==> flow/design.v <==
`timescale 1ns / 1ps
module DS(
    input wire clk,
    input wire rst,
    input wire start,
    input wire [7:0] pack_lenght,    
    input wire ready, 
    output reg valid,   
    output reg EN,   
    output reg [7:0]data,    
    output reg last
);
    reg [7:0] STATE = 0;
    reg [7:0] count_packs = 0;
    reg [7:0] data_gen = 0;
    always @(posedge clk)
    begin
        if(start == 1)
            STATE <= 1;
        case(STATE)
            0:   
            begin
            end
            1:  
            begin
                count_packs <= 0;
                STATE <= 2;
            end
            2:  
            begin
                data_gen <= data_gen + 1;
                EN <= 1;
                data <= data_gen;
                count_packs <= count_packs + 1;
                if (count_packs >= (pack_lenght - 1))
                begin
                    last <= 1;
                end
                if (last == 1)
                begin
                    last <= 0;
                    EN <= 0;
                    valid <= 1;
                    STATE <= 3;
                end
            end
            3:   
            begin
                if ((valid == 1)&&(ready == 1))
                begin
                    valid <= 0;
                    STATE <= 1;
                end
            end
        endcase
    end
endmodule
==> From RTL to reports: DS <==
The steps from the RTL of DS to its reports follow in flow order.
Lines are those of the file above, counted from 1.
Cell names lack the library's common part.
{ "setup": {"design": "DS", "clock": "clk", "lib": "sky130hd", "lib_corner": "tt_025C_1v80"} }

==> Word-level counts <==
Source: Yosys, flattened and elaborated, memories not mapped. Widths are those after wreduce. Registers that Yosys merges into a memory's read port (data or address) are not register bits. Print and check cells do not count. Equal cells are merged and count once.
{ "bits": {"ff_bits": 35, "in_bits": 12, "output_inout_bits": 11, "word_cells": 30} }
{ "op_classes": {"addsub": 3, "compare": 1, "n_eq": 5, "muxes": 10, "reduce_and_logical": 4} }
{ "op_table": {"columns": ["operator", "count"], "rows": [
  ["greater-or-equal comparator 8 x 32 -> 1 bit", 1],
  ["case mux 8 bit (select 3 bit)", 1],
  ["2-to-1 mux 8 bit", 3],
  ["adder 8 x 1 -> 8 bit with constant B", 2],
  ["equality test 8 x 2 -> 1 bit with constant B", 2],
  ["case mux 8 bit (select 2 bit)", 1],
  ["subtractor 8 x 1 -> 9 bit with constant B", 1],
  ["equality test 8 x 1 -> 1 bit with constant B", 1],
  ["inequality test 2 bit with constant B", 2],
  ["nonzero test 2 bit", 2],
  ["2-to-1 mux 1 bit", 4],
  ["AND reduction 3 bit", 1],
  ["case mux 1 bit (select 2 bit)", 1],
  ["logical AND 1 bit", 1]
]} }

==> Longest topological paths <==
Longest topological path by Yosys (ltp), each cell counted once; first at word level (registers and memories cut), then after technology mapping (sequential cells cut; the memories' decode and read muxes count).
{ "logic_depth": {"depth_word": 3, "ABC_AREA": 0, "depth_mapped": 9, "depth_no_buf": 9} }

==> After synthesis <==
The flow's flattened synthesis, as Yosys stat reports it; memories are mapped. The netlist is that of the ABC_AREA named above (0 if unset); the other value can give another one.
Totals and module areas in this step are rounded.
{ "mapped": {"mapped_cells": 140, "synth_area_um2": 1690, "seqArea_um2": 971, "flip_flops": 35, "buf_cells": 2} }
{ "types": {"columns": ["cell_type", "count", "area_total_um2"], "rows": [
  ["edfxtp_1", 27, 810.778],
  ["dfxtp_1", 8, 160.154],
  ["ha_1", 11, 137.632],
  ["xor2_1", 10, 87.584],
  ["xnor2_1", 9, 78.826],
  ["nand3_1", 11, 55.053],
  ["nor2_1", 11, 41.29],
  ["nor2b_1", 6, 37.536],
  ["inv_1", 9, 33.782],
  ["and3_1", 4, 25.024],
  ["nor3_1", 4, 20.019],
  ["nand2_1", 5, 18.768],
  ["nor3b_1", 2, 15.014],
  ["o21ai_0", 3, 15.014],
  ["a31oi_1", 2, 12.512],
  ["nor4_2", 1, 12.512],
  ["or3_1", 2, 12.512],
  ["buf_6", 1, 11.261]
]} }
Other cell types: 13; their cells: 14.

==> Timing after synthesis <==
Path of least setup slack by OpenSTA after synthesis, without wires, with an ideal clock, recovery checks aside; 20% of the period is set as input and as output delay. Where synthesis merged equal registers, the netlist keeps one of their names.
{ "synth_path": {"path_kind": "in2reg", "start": "input pack_lenght[4]", "end": "register last", "tclk_ps": 2620, "in_delay_ps": 524, "setup_time_ps": 264, "launch_ps": 524, "t_arrival_ps": 1935, "required_time_ps": 2356, "slack_ps": 421, "delay_ps": 1675, "stages": 8, "path_buffers": 0, "period_less_setup_slack_ps": 2199} }
"delay_ps" = arrival - input delay + setup time.
"stages" counts driving pins, that of a launching flip-flop among them; a cell with two outputs on the path counts twice.
"period_less_setup_slack_ps" is the clock period less the worst setup slack; recovery checks do not enter. This is arithmetic on one report: input and output delays are still those of the set period (20% each).
Between the ends stands the longest chain of elaborated cells between them, by number of cells; it is not shown to be the way that was timed. Of several equally long chains one is given.
A line is the first line of the expression or statement that the cell stems from. Yosys adds cells for indexed reads and writes and turns some case tables into memories.
{ "synth_via": {"cell_sequence": "nor4_1 > nand2_1 > xor2_1 > ha_1 > a21o_1 > a21oi_1 > a221o_1 > a31oi_1", "elab_chain_cells": 3, "cone_cells": 3, "cone_lines": 1, "cone_classes": "add/sub (1); compare (1); mux (1)"} }
{ "synth_lines": {"columns": ["item", "line", "rtl"], "rows": [
  ["start, declared", 6, "input wire [7:0] pack_lenght,"],
  ["subtractor 8 x 1 -> 9 bit", 35, "if (count_packs >= (pack_lenght - 1))"],
  ["greater-or-equal comparator 8 x 32 -> 1 bit", 35, null],
  ["2-to-1 mux 1 bit", 35, null],
  ["end, assigned", 37, "last <= 1;"],
  ["end, assigned", 41, "last <= 0;"],
  ["end, declared", 11, "output reg last"]
]} }

==> Worst path after layout <==
From the final timing report of run A: the path of least setup slack in the routed layout; clock arrival at registers is part of the times.
The path's times are printed in steps of 10 ps; the period is the one set.
{ "layout_path": {"path_kind": "in2reg", "start": "input pack_lenght[4]", "end": "register last", "tclk_ps": 2780, "in_delay_ps": 560, "setup_time_ps": 250, "launch_ps": 560, "t_arrival_ps": 2610, "required_time_ps": 2820, "slack_ps": 210, "stages": 9, "path_buffers": 1} }
Between the ends stands the longest chain of elaborated cells between them, by number of cells; it is not shown to be the way that was timed. Of several equally long chains one is given.
{ "layout_via": {"cell_sequence": "clkdlybuf4s50_1 > nor4_2 > nand2_1 > xor2_1 > ha_1 > a21o_1 > a21oi_1 > a221o_1 > a31oi_1", "elab_chain_cells": 3, "cone_cells": 3, "cone_lines": 1, "cone_classes": "add/sub (1); compare (1); mux (1)"} }
{ "layout_lines": {"columns": ["item", "line", "rtl"], "rows": [
  ["start, declared", 6, "input wire [7:0] pack_lenght,"],
  ["subtractor 8 x 1 -> 9 bit", 35, "if (count_packs >= (pack_lenght - 1))"],
  ["greater-or-equal comparator 8 x 32 -> 1 bit", 35, null],
  ["2-to-1 mux 1 bit", 35, null],
  ["end, assigned", 37, "last <= 1;"],
  ["end, assigned", 41, "last <= 0;"],
  ["end, declared", 11, "output reg last"]
]} }

Add stored flow runs of DS

Measured results for DS: 2 stored runs of the Yosys and OpenROAD flow on sky130hd. The settings differ; the order carries no meaning. The constraints put input and output delay at 20% of the set period each and load the outputs with 0.01 pF.
"total power after layout" is the tool's figure for a default switching activity; nothing was simulated.
Values from the reports are rounded here.

==> run A: settings <==
{ "period_ns": 2.78, "CORE_UTILIZATION": 39, "SETUP_SLACK_MARGIN": -0.06, "TNS_END_PERCENT": 55, "ABC_AREA": 0, "GPL_TIMING_DRIVEN": 0, "CTS_CLUSTER_DIAMETER": 295, "CAP_MARGIN": 5, "MIN_ROUTING_LAYER": "met2", "MAX_ROUTING_LAYER": "met4", "CORE_MARGIN": 2, "SLEW_MARGIN": 20 }
==> run A: results <==
area of the die: 4,870 µm²
total negative slack on setup checks: 0 ps
total power after layout: 0.00226 W
standard-cell area after routing: 2,100 µm²
worst setup slack after layout: 212 ps
post-route worst hold slack: 468 ps
netlist area reported by Yosys: 1,690 µm²
utilization in the final report: 51.3%

==> run B: settings <==
{ "period_ns": 2.44, "CORE_UTILIZATION": 18, "SETUP_SLACK_MARGIN": -0.23, "PLACE_DENSITY_LB_ADDON": 0.01, "CORE_ASPECT_RATIO": 1.31, "CELL_PAD_IN_SITES_GLOBAL_PLACEMENT": 2, "ABC_AREA": 0, "CAP_MARGIN": 30, "SLEW_MARGIN": 30, "MIN_ROUTING_LAYER": "met2", "CORE_MARGIN": 2 }
==> run B: results <==
area of the die: 10,200 µm²
total negative slack on setup checks: -18 ps
total power after layout: 0.00275 W
standard-cell area after routing: 2,320 µm²
worst setup slack after layout: -18 ps
post-route worst hold slack: 468 ps
netlist area reported by Yosys: 1,690 µm²
utilization in the final report: 25.3%
